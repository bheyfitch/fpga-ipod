==> flow/design.v <==
module handle_addr(new_kbd_input,clk,rst,start,state,address,finish,edge_trigger);
parameter IDLE = 4'b0_0_00;
parameter SEND_ADDR = 4'b1_0_01;
parameter WAIT = 4'b0_010;
parameter INCREMENT = 4'b0_0_11;
parameter enable = 8'h45;
parameter disable_ = 8'h44;
parameter reset_ = 8'h52;
parameter forward_ = 8'h46;
parameter backwards_ = 8'h42;
input [7:0] new_kbd_input;
input clk,rst;
input finish;  
input edge_trigger;
output signed [3:0] state;
output [22:0] address;
output start;
reg start;
reg [7:0] keyboard_input;
reg signed [22:0] address;
reg [3:0] state;
reg reset_button_pressed;  
wire backwards_flag;
always_ff @(posedge clk or posedge rst) begin 
    if (rst) begin 
        state <= IDLE;
        address<=0;
    end 
    else begin 
        case(state) 
        IDLE :  begin 
            if (edge_trigger)
            state <= SEND_ADDR;
            else state<=IDLE;
        end 
        SEND_ADDR : begin 
            if (address > 23'h7FFFF) address<=0;
            else if (address < 0 ) begin
                 address<= 23'h7FFFF;
                 backwards_flag<=1;
                 state<=WAIT;
            end
            else begin 
                address<=address;
                state<= WAIT;
                backwards_flag<=0;
            end 
        end 
        WAIT : if(finish) state<= INCREMENT;  
               else state<=WAIT;  
        INCREMENT : begin 
            if (((keyboard_input == enable)||(reset_button_pressed)) && (keyboard_input != disable_ ) && (keyboard_input != backwards_)) begin 
            address <= address + 1;
            state<=IDLE;
            end 
            else if (keyboard_input == disable_) begin 
            address <= address;
            reset_button_pressed<=0;
            state<=IDLE;
            end
            else if (keyboard_input == forward_) begin
                address<= address + 1;
                 reset_button_pressed<=0;
                state<=IDLE;
            end 
            else if ((keyboard_input == backwards_)|| (backwards_flag)) begin 
                address<= address - 1;
                 reset_button_pressed<=0;
                state<=IDLE;
            end 
            else if (keyboard_input == reset_) begin 
                    address <=0;
                    reset_button_pressed<=1;
                    state<=IDLE;
            end 
            else begin 
                state <= INCREMENT;
            end 
                end 
        default : state<=IDLE;
         endcase
    end
end
assign start  = state[3];  
always_ff @(posedge clk) begin
    if ((new_kbd_input == enable) || (new_kbd_input == disable_) || (new_kbd_input == reset_)|| (new_kbd_input == forward_)|| ( new_kbd_input == backwards_)) begin
        keyboard_input <= new_kbd_input;
    end
    else keyboard_input<=keyboard_input;
end
endmodule
# --- Step by step through the tools: handle_addr ---
# What the tools print for handle_addr, step after step.
# Line numbers count from 1 in the design file above.
inputs:
  design: "handle_addr"
  clock_port: "clk"
  library: "sky130hd"
  pvt_corner: "tt_025C_1v80"

# --- After elaboration ---
# Counts by Yosys on the flattened word-level netlist (proc, flatten, opt, wreduce; memories kept). Register bits leave out memories and registers merged into their read ports (data or address). Print and check cells are left out. Cells with the same type and inputs are merged into one.
op_classes:
  addsub: 2
  mul: 0
  div: 0
  compare: 2
  eq_ne: 19
  shift: 0
  mux: 19
  n_logic: 3
  reduce_logical: 15
ops:
  columns: ["operator", "count"]
  rows:
  - ["two-way mux 23 bit", 7]
  - ["== test 8 x 7 -> 1 bit (second input constant)", 10]
  - ["case mux 23 bit (select 2 bit)", 1]
  - ["less-than comparator 23 x 1 -> 1 bit (second input constant)", 1]
  - ["greater-than comparator 23 x 19 -> 1 bit (second input constant)", 1]
  - ["adder 23 x 2 -> 23 bit (second input constant)", 1]
  - ["subtractor 23 x 2 -> 23 bit (second input constant)", 1]
  - ["!= test 8 x 7 -> 1 bit (second input constant)", 2]
  - ["case mux 4 bit (select 4 bit)", 1]
  - ["two-way mux 2 bit", 5]
  - ["== test 4 x 2 -> 1 bit (second input constant)", 2]
  - ["AND reduction 4 bit", 2]
  - ["two-way mux 4 bit", 2]
  - ["logical OR 1 bit", 6]
  - ["!= test 3 bit (second input constant)", 2]
  - ["!= test 5 bit (second input constant)", 1]
  - ["== test 4 bit (second input constant)", 1]
  - ["logical NOT 4 bit", 1]
  - ["nonzero test 4 bit", 1]
  - ["NOT 1 bit", 3]
  - ["AND reduction 3 bit", 1]
  - ["OR reduction 3 bit", 1]
  - ["two-way mux 1 bit", 3]
  - ["logical AND 1 bit", 2]
  - ["!= test 2 bit (second input constant)", 1]
  - ["nonzero test 2 bit", 1]
word_totals:
  register_bits: 37
  latch_bits: 0
  ram_bits: 0
  rom_bits: 0
  clocked_rd_ports_x_width: 0
  n_memories: 0
  output_inout_bits: 28
  wordCells: 65

# --- Logic depth ---
# Longest topological path by Yosys (ltp), each cell counted once; first at word level (registers and memories cut), then after technology mapping (sequential cells cut; the memories' decode and read muxes count).
logic_depth:
  depth_word: 7
  abc_area: 0
  ltp_mapped: 9
  mapped_depth_nobuf: 8

# --- Netlist ---
# Yosys stat after the flow's synthesis: flattened, memories mapped to cells. It holds for the ABC_AREA given above (unset counts as 0); a run with the other value may have another netlist.
# Totals and module areas in this step are rounded.
types:
  columns: ["cell", "count", "area_total_um2"]
  rows:
  - ["sky130_fd_sc_hd__dfrtp_1", 26, 650.624]
  - ["sky130_fd_sc_hd__edfxtp_1", 10, 300.288]
  - ["sky130_fd_sc_hd__nand3_1", 21, 105.101]
  - ["sky130_fd_sc_hd__a21oi_1", 20, 100.096]
  - ["sky130_fd_sc_hd__nand2_1", 26, 97.594]
  - ["sky130_fd_sc_hd__nor2_1", 26, 97.594]
  - ["sky130_fd_sc_hd__o21ai_0", 19, 95.091]
  - ["sky130_fd_sc_hd__a31oi_1", 11, 68.816]
  - ["sky130_fd_sc_hd__nand4_1", 11, 68.816]
  - ["sky130_fd_sc_hd__clkbuf_1", 18, 67.565]
  - ["sky130_fd_sc_hd__nor3_1", 12, 60.058]
  - ["sky130_fd_sc_hd__or4_1", 8, 60.058]
  - ["sky130_fd_sc_hd__a211o_1", 6, 52.55]
  - ["sky130_fd_sc_hd__inv_1", 12, 45.043]
  - ["sky130_fd_sc_hd__nor4_1", 7, 43.792]
  - ["sky130_fd_sc_hd__or3_1", 7, 43.792]
  - ["sky130_fd_sc_hd__mux2i_1", 4, 40.038]
  - ["sky130_fd_sc_hd__and3_1", 6, 37.536]
# Other cell types: 47; their cells: 90.
mapped:
  cells: 340
  mapped_area_um2: 2760
  ffs: 36
  buffers: 27

# --- Path before layout ---
# Source: OpenSTA report_checks on the synthesized netlist (no wires, ideal clock, input and output delay 20% of the period each), path of least setup slack; recovery checks are left aside. Register names are those of the netlist, which keeps one name where synthesis merged equal registers.
synth_timing:
  kind: "reg-to-reg"
  from: "register keyboard_input[5]"
  to: "register address[3]"
  period_ns: 3.49
  setup_ns: 0.122
  launch_ns: 0.000
  t_arrival_ns: 2.315
  required_ns: 3.368
  setup_slack_ns: 1.053
  delay_ns: 2.437
  driving_pins: 9
  period_less_setup_slack_ns: 2.437
# "delay_ns" is the arrival time less input delay plus setup time.
# "driving_pins" counts driving pins, that of a launching flip-flop among them; a cell with two outputs on the path counts twice.
# "period_less_setup_slack_ns" = period - worst setup slack (recovery checks aside). The figure is calculated, with input and output delays left at 20% of the set period.
# The rows between start and end are the longest chain of elaborated cells between them; the timing report does not say that the signal goes this way. Where chains are equally long, one stands for them.
# A line is the first line of the expression or statement that the cell stems from. Yosys adds cells for indexed reads and writes and turns some case tables into memories.
# At most two assigning lines are given for a register; there are more.
synth_between:
  path_cell_list: "sky130_fd_sc_hd__edfxtp_1 sky130_fd_sc_hd__or4b_1 sky130_fd_sc_hd__buf_2 sky130_fd_sc_hd__o21a_1 sky130_fd_sc_hd__nor3_2 sky130_fd_sc_hd__buf_2 sky130_fd_sc_hd__buf_2 sky130_fd_sc_hd__o21ai_0 sky130_fd_sc_hd__a32o_1"
  elab_chain_len: 7
synth_lines:
  columns: ["element", "line", "rtl"]
  rows:
  - ["start, declared", 19, "reg [7:0] keyboard_input;"]
  - ["start, assigned", 87, "keyboard_input <= new_kbd_input;"]
  - ["start, assigned", 89, "else keyboard_input<=keyboard_input;"]
  - ["== test 8 x 7 -> 1 bit", 71, "else if (keyboard_input == reset_) begin"]
  - ["two-way mux 23 bit", 71, null]
  - ["two-way mux 23 bit", 66, "else if ((keyboard_input == backwards_)|| (backwards_flag)) begin"]
  - ["two-way mux 23 bit", 61, "else if (keyboard_input == forward_) begin"]
  - ["two-way mux 23 bit", 56, "else if (keyboard_input == disable_) begin"]
  - ["two-way mux 23 bit", 52, "if (((keyboard_input == enable)||(reset_button_pressed)) && (keyboard_input != disable_ ) && (keyboard_input ! ..."]
  - ["case mux 23 bit (select 2 bit)", 30, "case(state)"]
  - ["end, assigned", 44, "address<=address;"]
  - ["end, assigned", 53, "address <= address + 1;"]
  - ["end, declared", 16, "output [22:0] address;"]

# --- Path in the finished layout ---
# From the final timing report of flow run 1: the path of least setup slack in the routed layout; clock arrival at registers is part of the times.
layout_timing:
  kind: "reg-to-reg"
  from: "register keyboard_input[5]"
  to: "register address[15]"
  period_ns: 3.99
  setup_ns: 0.07
  launch_ns: 0.30
  t_arrival_ns: 3.38
  required_ns: 4.21
  setup_slack_ns: 0.83
  driving_pins: 7
# The rows between start and end are the longest chain of elaborated cells between them; the timing report does not say that the signal goes this way. Where chains are equally long, one stands for them.
# At most two assigning lines are given for a register; there are more.
layout_between:
  path_cell_list: "sky130_fd_sc_hd__edfxtp_1 sky130_fd_sc_hd__or4b_1 sky130_fd_sc_hd__o21a_1 sky130_fd_sc_hd__nor3_2 sky130_fd_sc_hd__a21boi_0 sky130_fd_sc_hd__or4_1 sky130_fd_sc_hd__o21ai_0"
  elab_chain_len: 7
layout_lines:
  columns: ["element", "line", "rtl"]
  rows:
  - ["start, declared", 19, "reg [7:0] keyboard_input;"]
  - ["start, assigned", 87, "keyboard_input <= new_kbd_input;"]
  - ["start, assigned", 89, "else keyboard_input<=keyboard_input;"]
  - ["== test 8 x 7 -> 1 bit", 71, "else if (keyboard_input == reset_) begin"]
  - ["two-way mux 23 bit", 71, null]
  - ["two-way mux 23 bit", 66, "else if ((keyboard_input == backwards_)|| (backwards_flag)) begin"]
  - ["two-way mux 23 bit", 61, "else if (keyboard_input == forward_) begin"]
  - ["two-way mux 23 bit", 56, "else if (keyboard_input == disable_) begin"]
  - ["two-way mux 23 bit", 52, "if (((keyboard_input == enable)||(reset_button_pressed)) && (keyboard_input != disable_ ) && (keyboard_input ! ..."]
  - ["case mux 23 bit (select 2 bit)", 30, "case(state)"]
  - ["end, assigned", 44, "address<=address;"]
  - ["end, assigned", 53, "address <= address + 1;"]
  - ["end, declared", 16, "output [22:0] address;"]

Appendix: measured runs

2 stored runs of handle_addr in the flow (synthesis by Yosys, layout by OpenROAD, sky130hd cells), in arbitrary order. Constraints: input delay and output delay 20% of the set period each, output load 0.01 pF.
By "worst_path_allowed_less_slack_ns" is meant the share of the clock period that the worst setup path is allowed (20% is reserved at inputs, 20% at outputs), minus its slack. Clock arrival times at its registers enter into it.
Results are given in rounded form.

--- flow run 1 ---
==> flow/run.sh <==
#!/bin/bash
# the make line also repeats the synthesis and layout settings of config.mk as NAME=value (left out here)
make -C /OpenROAD-flow-scripts/flow DESIGN_CONFIG=/design/flow/config.mk WORK_HOME=/design/flow/orfs CLKGATE_MAP_FILE= finish
==> flow/config.mk <==
export PLATFORM = sky130hd
export DESIGN_NAME = handle_addr
export DESIGN_NICKNAME = handle_addr
export VERILOG_FILES = /design/flow/design.v
export SDC_FILE = /design/flow/constraint.sdc
export NUM_CORES = 4
export LEC_CHECK = 0
export CAP_MARGIN = 20
export CORE_MARGIN = 2
export CORE_UTILIZATION = 40
export SLEW_MARGIN = 20
==> flow/constraint.sdc <==
create_clock -name core_clock -period 3.99 [get_ports {clk}]
set_input_delay 0.7980 -clock core_clock [delete_from_list [all_inputs] [get_ports {clk}]]
set_output_delay 0.7980 -clock core_clock [all_outputs]
set_load 0.01 [all_outputs]

==> results, as YAML <==
results:
  finish.stdcell_area_um2: 3310
  worst_path_allowed_less_slack_ns: 3.16
  worst_setup_path_type: "reg-to-reg"
  synthArea_um2: 2760
  tns_setup_ns: 0.000
  total_die_area_um2: 7590
  setup_worst_slack_ns: 0.825

--- flow run 2 ---
==> flow/run.sh <==
#!/bin/bash
# the make line also repeats the synthesis and layout settings of config.mk as NAME=value (left out here)
make -C /OpenROAD-flow-scripts/flow DESIGN_CONFIG=/design/flow/config.mk WORK_HOME=/design/flow/orfs CLKGATE_MAP_FILE= finish
==> flow/config.mk <==
export PLATFORM = sky130hd
export DESIGN_NAME = handle_addr
export DESIGN_NICKNAME = handle_addr
export VERILOG_FILES = /design/flow/design.v
export SDC_FILE = /design/flow/constraint.sdc
export NUM_CORES = 4
export LEC_CHECK = 0
export ABC_AREA = 1
export CAP_MARGIN = 20
export CORE_ASPECT_RATIO = 0.79
export CORE_MARGIN = 2
export CORE_UTILIZATION = 24
export CTS_CLUSTER_DIAMETER = 294
export GPL_TIMING_DRIVEN = 1
export SLEW_MARGIN = 0
export TNS_END_PERCENT = 25
==> flow/constraint.sdc <==
create_clock -name core_clock -period 1.56 [get_ports {clk}]
set_input_delay 0.3120 -clock core_clock [delete_from_list [all_inputs] [get_ports {clk}]]
set_output_delay 0.3120 -clock core_clock [all_outputs]
set_load 0.01 [all_outputs]

==> results, as YAML <==
results:
  finish.stdcell_area_um2: 5580
  worst_path_allowed_less_slack_ns: 1.86
  worst_setup_path_type: "reg-to-reg"
  synthArea_um2: 3340
  tns_setup_ns: -6.71
  total_die_area_um2: 14900
  setup_worst_slack_ns: -0.304
